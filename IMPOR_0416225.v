==> flow/design.v <==
module IMPOR(
	output  reg [2:0] out,
	output  reg out_valid,
	output  reg ready,
	input  [2:0] in,
	input  [2:0] mode,
	input  in_valid,
	input  clk,
	input  rst_n
);
parameter IDLE=0,INPUT=1,EX=2,OUTPUT=3;
reg [1:0]current_state,next_state;
reg tmp;
reg [1:0]j;
reg [2:0]p1,p2,p3,p4,p5,p6,p7,p8,p9;
reg [3:0]count;
always@(posedge clk or negedge rst_n) begin
        if(!rst_n)
                ready<=1;
	else
		ready<=1;
end
always@(posedge clk or negedge rst_n) begin
	if(!rst_n)
		current_state<=IDLE;
	else
		current_state<=next_state;
end
always@(*) begin
	case(current_state)
		IDLE:
			if(in_valid==1)
				next_state<=INPUT;
			else
				next_state<=IDLE;
		INPUT:
			if(in_valid==0)
				next_state<=EX;
			else
				next_state<=INPUT;
		EX:
			if(count==9)
				next_state<=OUTPUT;
			else
				next_state<=EX;
		OUTPUT:
				next_state<=IDLE;
		default:
			next_state<=IDLE;
	endcase
end
always@(posedge clk or negedge rst_n) begin
	if(!rst_n) 
		p1<=0;
	else if(in_valid==1&&count==0)
		p1<=in;
	else if(in_valid==1&&count==9) begin
		case(mode)
			1:p1<=p3;
			2:p1<=p7;
			3:p1<=p3;
			4:p1<=p7;
			5:p1<=(p1==7)?7:p1+1;
			default:p1<=p1;
		endcase
	end
	else
		p1<=p1;
end
always@(posedge clk or negedge rst_n) begin
        if(!rst_n)
                p2<=0;
        else if(in_valid==1&&count==1)
                p2<=in;
        else if(in_valid==1&&count==9) begin
                case(mode)
                        2:p2<=p8;
                        3:p2<=p6;
                        4:p2<=p4;
                        6:p2<=(p2==7)?7:p2+1;
			default:p2<=p2;
                endcase
        end
        else
                p2<=p2;
end
always@(posedge clk or negedge rst_n) begin
        if(!rst_n)
                p3<=0;
        else if(in_valid==1&&count==2)
                p3<=in;
        else if(in_valid==1&&count==9) begin
                case(mode)
                        1:p3<=p1;
                        2:p3<=p9;
                        3:p3<=p9;
                        4:p3<=p1;
                        7:p3<=(p3==7)?7:p3+1;
			default:p3<=p3;
                endcase
        end
        else
                p3<=p3;
end
always@(posedge clk or negedge rst_n) begin
        if(!rst_n)
                p4<=0;
        else if(in_valid==1&&count==3)
                p4<=in;
        else if(in_valid==1&&count==9) begin
                case(mode)
                        1:p4<=p6;
                        3:p4<=p2;
                        4:p4<=p8;
                        5:p4<=(p4==7)?7:p4+1;
			default:p4<=p4;
                endcase
        end
        else
                p4<=p4;
end
always@(posedge clk or negedge rst_n) begin
        if(!rst_n)
                p5<=0;
        else if(in_valid==1&&count==4)
                p5<=in;
        else if(in_valid==1&&count==9) begin
                case(mode)
                        6:p5<=(p5==7)?7:p5+1;
			default:p5<=p5;
                endcase
        end
        else
                p5<=p5;
end
always@(posedge clk or negedge rst_n) begin
        if(!rst_n)
                p6<=0;
        else if(in_valid==1&&count==5)
                p6<=in;
        else if(in_valid==1&&count==9) begin
                case(mode)
                        1:p6<=p4;
                        3:p6<=p8;
                        4:p6<=p2;
                        7:p6<=(p6==7)?7:p6+1;
			default:p6<=p6;
                endcase
        end
        else
                p6<=p6;
end
always@(posedge clk or negedge rst_n) begin
        if(!rst_n)
                p7<=0;
        else if(in_valid==1&&count==6)
                p7<=in;
        else if(in_valid==1&&count==9) begin
                case(mode)
                        1:p7<=p9;
                        2:p7<=p1;
                        3:p7<=p1;
                        4:p7<=p9;
                        5:p7<=(p7==7)?7:p7+1;
			default:p7<=p7;
                endcase
        end
        else
                p7<=p7;
end
always@(posedge clk or negedge rst_n) begin
        if(!rst_n)
                p8<=0;
        else if(in_valid==1&&count==7)
                p8<=in;
        else if(in_valid==1&&count==9) begin
                case(mode)
                        2:p8<=p2;
                        3:p8<=p4;
                        4:p8<=p6;
                        6:p8<=(p8==7)?7:p8+1;
			default:p8<=p8;
                endcase
        end
        else
                p8<=p8;
end
always@(posedge clk or negedge rst_n) begin
        if(!rst_n)
                p9<=0;
        else if(in_valid==1&&count==8)
                p9<=in;
        else if(in_valid==1&&count==9) begin
                case(mode)
                        1:p9<=p7;
                        2:p9<=p3;
                        3:p9<=p7;
                        4:p9<=p3;
                        7:p9<=(p9==7)?7:p9+1;
			default:p9<=p9;
                endcase
        end
        else
                p9<=p9;
end
always@(posedge clk or negedge rst_n) begin
	if(!rst_n)
		tmp<=0;
	else if(next_state==OUTPUT)
		tmp<=0;
	else if(in_valid==1&&count==9&&mode==0)
		tmp<=1;
	else tmp<=tmp;
end
always@(posedge clk or negedge rst_n) begin
	if(!rst_n)
		count<=0;
	else if(in_valid==1&&count<9)
		count<=count+1;
	else if(tmp==1) begin
		count<=count+1;
		if(next_state==OUTPUT)
			count<=0;
	end
	else if(mode==0)
		count<=0;
	else 
		count<=count;
end
always@(posedge clk or negedge rst_n) begin
	if(!rst_n)
		out<=0;
	else if(next_state==OUTPUT)
		out<=0;
	else if(tmp==1) begin
		case(count)
			0: out<=p1;
			1: out<=p2;
			2: out<=p3;
			3: out<=p4;
			4: out<=p5;
			5: out<=p6;
			6: out<=p7;
			7: out<=p8;
			8: out<=p9;
			default: out<=out;
		endcase
	end
	else
		out<=out;
end
always@(posedge clk or negedge rst_n) begin
	if(!rst_n)
		out_valid<=0;
	else if(next_state==OUTPUT)
		out_valid<=0;
	else if(tmp==1)
		out_valid<=1;
	else
		out_valid<=out_valid;
end	
endmodule
Reports on IMPOR
Tool output for the design above, in the order of the flow.
Line numbers count from 1 in the design file above.
Operators carry their Yosys type and port widths (W data, S select, Z words).
Library cell names are shortened.
{"block": "design", "top": "IMPOR", "clk_port": "clk", "library": "sky130hd", "corner": "tt_025C_1v80"}

Word-level counts
Counts by Yosys on the flattened word-level netlist (proc, flatten, opt, wreduce; memories kept). Register bits leave out memories and registers merged into their read ports (data or address). Print and check cells are left out. Cells with the same type and inputs are merged into one.
{"block": "word_totals", "reg_bits": 38, "output_inout_bits": 5, "elab_cells": 156}
{"block": "op_classes", "n_addsub": 10, "compare": 1, "eq_ne": 29, "n_mux": 51, "n_reduce_logical": 51}
{"block": "op_table", "op": "$mux W3", "n": 30}
{"block": "op_table", "op": "$pmux W3 S4", "n": 4}
{"block": "op_table", "op": "$eq A3 B3 Y1 const B", "n": 13}
{"block": "op_table", "op": "$pmux W3 S3", "n": 4}
{"block": "op_table", "op": "$add A3 B1 Y3 const B", "n": 9}
{"block": "op_table", "op": "$pmux W3 S9", "n": 1}
{"block": "op_table", "op": "$reduce_bool A2 Y1", "n": 12}
{"block": "op_table", "op": "$reduce_and A2 Y1", "n": 10}
{"block": "op_table", "op": "$reduce_bool A5 Y1", "n": 4}
{"block": "op_table", "op": "$eq A4 B3 Y1 const B", "n": 4}
{"block": "op_table", "op": "$reduce_bool A4 Y1", "n": 4}
{"block": "op_table", "op": "$mux W4", "n": 4}
{"block": "op_table", "op": "$logic_and A1 B1 Y1", "n": 12}
{"block": "op_table", "op": "$reduce_bool A10 Y1", "n": 1}
{"block": "op_table", "op": "$reduce_or A2 Y1", "n": 4}
{"block": "op_table", "op": "$eq A4 B2 Y1 const B", "n": 2}
{"block": "op_table", "op": "$eq A4 B4 Y1 const B", "n": 2}
{"block": "op_table", "op": "$pmux W2 S4", "n": 1}
{"block": "op_table", "op": "$eq A2 B2 Y1 const B", "n": 3}
{"block": "op_table", "op": "$eq A3 B2 Y1 const B", "n": 2}
{"block": "op_table", "op": "$mux W1", "n": 6}
{"block": "op_table", "op": "$add A4 B1 Y4 const B", "n": 1}
{"block": "op_table", "op": "$eq A4 B1 Y1 const B", "n": 1}
{"block": "op_table", "op": "$lt A4 B4 Y1 const B", "n": 1}
{"block": "op_table", "op": "$logic_not A4 Y1", "n": 1}
{"block": "op_table", "op": "$eq A3 B1 Y1 const B", "n": 1}
{"block": "op_table", "op": "$logic_not A3 Y1", "n": 1}
{"block": "op_table", "op": "$reduce_bool A3 Y1", "n": 1}
Other operator kinds: 3; their cells: 3.

Logic depth
Yosys ltp: most cells in a row. Word level: on the elaborated netlist, between registers, memories and ports. Mapped: between sequential cells and ports; inverters and the memories' decode and read muxes count.
{"block": "logic_depth", "word_depth": 7, "abc_area": 0, "mapped_depth": 8}

Netlist
The flow's flattened synthesis, as Yosys stat reports it; memories are mapped. The netlist is that of the ABC_AREA named above (0 if unset); the other value can give another one.
Totals and module areas in this step are rounded.
{"block": "types", "type": "dfrtp_1", "n": 39}
{"block": "types", "type": "a21oi_1", "n": 41}
{"block": "types", "type": "ha_1", "n": 16}
{"block": "types", "type": "nand2_1", "n": 43}
{"block": "types", "type": "o21ai_0", "n": 29}
{"block": "types", "type": "nor2_1", "n": 34}
{"block": "types", "type": "a22oi_1", "n": 14}
{"block": "types", "type": "nand3_1", "n": 16}
{"block": "types", "type": "a31oi_1", "n": 12}
{"block": "types", "type": "buf_2", "n": 14}
{"block": "types", "type": "o211ai_1", "n": 8}
{"block": "types", "type": "a22o_1", "n": 6}
{"block": "types", "type": "inv_1", "n": 14}
{"block": "types", "type": "a221o_1", "n": 5}
{"block": "types", "type": "clkbuf_1", "n": 13}
{"block": "types", "type": "nor3_1", "n": 9}
{"block": "types", "type": "a221oi_1", "n": 5}
{"block": "types", "type": "nand2b_1", "n": 7}
Not listed: further types 43, cells in them 107.
{"block": "synth_totals", "cell_count": 432, "area_um2": 3390, "flip_flops": 40}

Path before layout
Source: OpenSTA report_checks on the synthesized netlist (no wires, ideal clock, input and output delay 20% of the period each), path of least setup slack; recovery checks are left aside. Register names are those of the netlist, which keeps one name where synthesis merged equal registers.
{"block": "synth_timing", "path_type": "flip-flop to flip-flop", "start": "register count[1]", "end": "register p1[0]", "period_ps": 2260, "setup_ps": 82, "t_first_pin_ps": 0, "arrival_time_ps": 1799, "required_ps": 2178, "slack_ps": 379, "delay_ps": 1881, "driving_pins": 9, "path_buffers": 1, "synth_period_reached_ps": 1881}
"delay_ps" is the arrival time less input delay plus setup time.
"driving_pins" counts driving pins, that of a launching flip-flop among them; a cell with two outputs on the path counts twice.
"synth_period_reached_ps" = period - worst setup slack (recovery checks aside). The figure is calculated, with input and output delays left at 20% of the set period.
Between the ends stands the longest chain of elaborated cells between them, by number of cells; it is not shown to be the way that was timed. Of several equally long chains one is given.
A line is the first line of the expression or statement that the cell stems from. Yosys adds cells for indexed reads and writes and turns some case tables into memories.
At most two assigning lines are given for a register; there are more.
{"block": "synth_between", "path_cell_list": "dfrtp_1 inv_1 ha_1 nand4b_4 or3_1 buf_6 a221oi_2 o21ai_1 a31oi_1", "elab_chain_len": 4}
{"block": "synth_rtl", "item": "from (decl)", "line": 16, "text": "reg [3:0]count;"}
{"block": "synth_rtl", "item": "from (assign)", "line": 219, "text": "count<=count+1;"}
{"block": "synth_rtl", "item": "from (assign)", "line": 221, "text": "count<=count+1;"}
{"block": "synth_rtl", "item": "$eq A4 B4 Y1", "line": 57, "text": "else if(in_valid==1&&count==9) begin"}
{"block": "synth_rtl", "item": "$logic_and A1 B1 Y1", "line": 57}
{"block": "synth_rtl", "item": "$mux W3", "line": 57}
{"block": "synth_rtl", "item": "$mux W3", "line": 55, "text": "else if(in_valid==1&&count==0)"}
{"block": "synth_rtl", "item": "to (assign)", "line": 56, "text": "p1<=in;"}
{"block": "synth_rtl", "item": "to (assign)", "line": 59, "text": "1:p1<=p3;"}
{"block": "synth_rtl", "item": "to (decl)", "line": 15, "text": "reg [2:0]p1,p2,p3,p4,p5,p6,p7,p8,p9;"}

Worst path after layout
Path of least setup slack in the final report of record 1 (OpenROAD, finished layout, wires in). Where an end is a register, its clock arrival counts in the times.
The report prints the path's times to 10 ps; the period is as set.
{"block": "layout_timing", "path_type": "flip-flop to flip-flop", "start": "register count[1]", "end": "register out[0]", "period_ps": 1660, "setup_ps": 130, "t_first_pin_ps": 310, "arrival_time_ps": 2420, "required_ps": 1840, "slack_ps": -580, "driving_pins": 9, "path_buffers": 2}
Between the ends stands the longest chain of elaborated cells between them, by number of cells; it is not shown to be the way that was timed. Of several equally long chains one is given.
At most two assigning lines are given for a register; there are more.
{"block": "layout_between", "path_cell_list": "dfrtp_1 buf_6 ha_4 buf_8 a22oi_1 a21oi_1 a22o_1 o211ai_1 a21oi_2", "elab_chain_len": 6}
{"block": "layout_rtl", "item": "from (decl)", "line": 16, "text": "reg [3:0]count;"}
{"block": "layout_rtl", "item": "from (assign)", "line": 219, "text": "count<=count+1;"}
{"block": "layout_rtl", "item": "from (assign)", "line": 221, "text": "count<=count+1;"}
{"block": "layout_rtl", "item": "$eq A4 B4 Y1", "line": 42, "text": "if(count==9)"}
{"block": "layout_rtl", "item": "$mux W1", "line": 42}
{"block": "layout_rtl", "item": "$pmux W2 S4", "line": 30, "text": "case(current_state)"}
{"block": "layout_rtl", "item": "$eq A2 B2 Y1", "line": 233, "text": "else if(next_state==OUTPUT)"}
{"block": "layout_rtl", "item": "$reduce_bool A10 Y1"}
{"block": "layout_rtl", "item": "$reduce_and A2 Y1"}
{"block": "layout_rtl", "item": "to (assign)", "line": 237, "text": "0: out<=p1;"}
{"block": "layout_rtl", "item": "to (assign)", "line": 238, "text": "1: out<=p2;"}
{"block": "layout_rtl", "item": "to (decl)", "line": 2, "text": "output reg [2:0] out,"}

Hand-over note for IMPOR

Design IMPOR on sky130hd. What follows are 2 stored runs of the flow, each under its own settings; their order means nothing. The constraints put input and output delay at 20% of the set period each and load the outputs with 0.01 pF.
"clock_period_reached_ps" = clock period - worst setup slack. The figure is calculated, with input and output delays left at 20% of the set period.
By "worst_path_allowed_less_slack_ps" is meant the share of the clock period that the worst setup path is allowed (20% is reserved at inputs, 20% at outputs), minus its slack. Clock arrival times at its registers enter into it.
"power_total_mw" is the tool's figure for a default switching activity; nothing was simulated.
"worst_path_allowed_less_slack_ps" is known to 10 ps.
Results are given in rounded form.

{"run": "record 1", "settings": { "period_ns": 1.66, "CORE_UTILIZATION": 36, "PLACE_DENSITY_LB_ADDON": 0.29, "CELL_PAD_IN_SITES_DETAIL_PLACEMENT": 2, "TNS_END_PERCENT": 10, "GPL_TIMING_DRIVEN": 1, "GPL_ROUTABILITY_DRIVEN": 0, "CTS_CLUSTER_SIZE": 58, "CTS_CLUSTER_DIAMETER": 387, "SLEW_MARGIN": 5, "MIN_ROUTING_LAYER": "met1", "CAP_MARGIN": 20, "CORE_MARGIN": 2 }, "results": { "post_synth_area_um2": 3390, "design_die_area_um2": 10200, "finalCellArea_um2": 5010, "post_route_util_pct": 54.5, "setup_worst_slack_ps": -576, "final_setup_tns_ps": -8830, "power_total_mw": 9.10, "clock_period_reached_ps": 2236, "worst_path_allowed_less_slack_ps": 2240, "worst_path_kind": "flip-flop to flip-flop" }}
{"run": "record 2", "settings": { "period_ns": 3.13, "CORE_UTILIZATION": 72, "SETUP_SLACK_MARGIN": 0.83, "PLACE_DENSITY_LB_ADDON": 0.1, "CORE_ASPECT_RATIO": 1.9, "CORE_MARGIN": 2, "CELL_PAD_IN_SITES_DETAIL_PLACEMENT": 0, "GPL_TIMING_DRIVEN": 1, "CAP_MARGIN": 20, "SLEW_MARGIN": 20 }, "results": { "post_synth_area_um2": 3390, "design_die_area_um2": 5300, "finalCellArea_um2": 3610, "post_route_util_pct": 79.2, "setup_worst_slack_ps": 910, "final_setup_tns_ps": 0, "power_total_mw": 3.14, "clock_period_reached_ps": 2220, "worst_path_allowed_less_slack_ps": 1590, "worst_path_kind": "input port to flip-flop" }}

End of note.
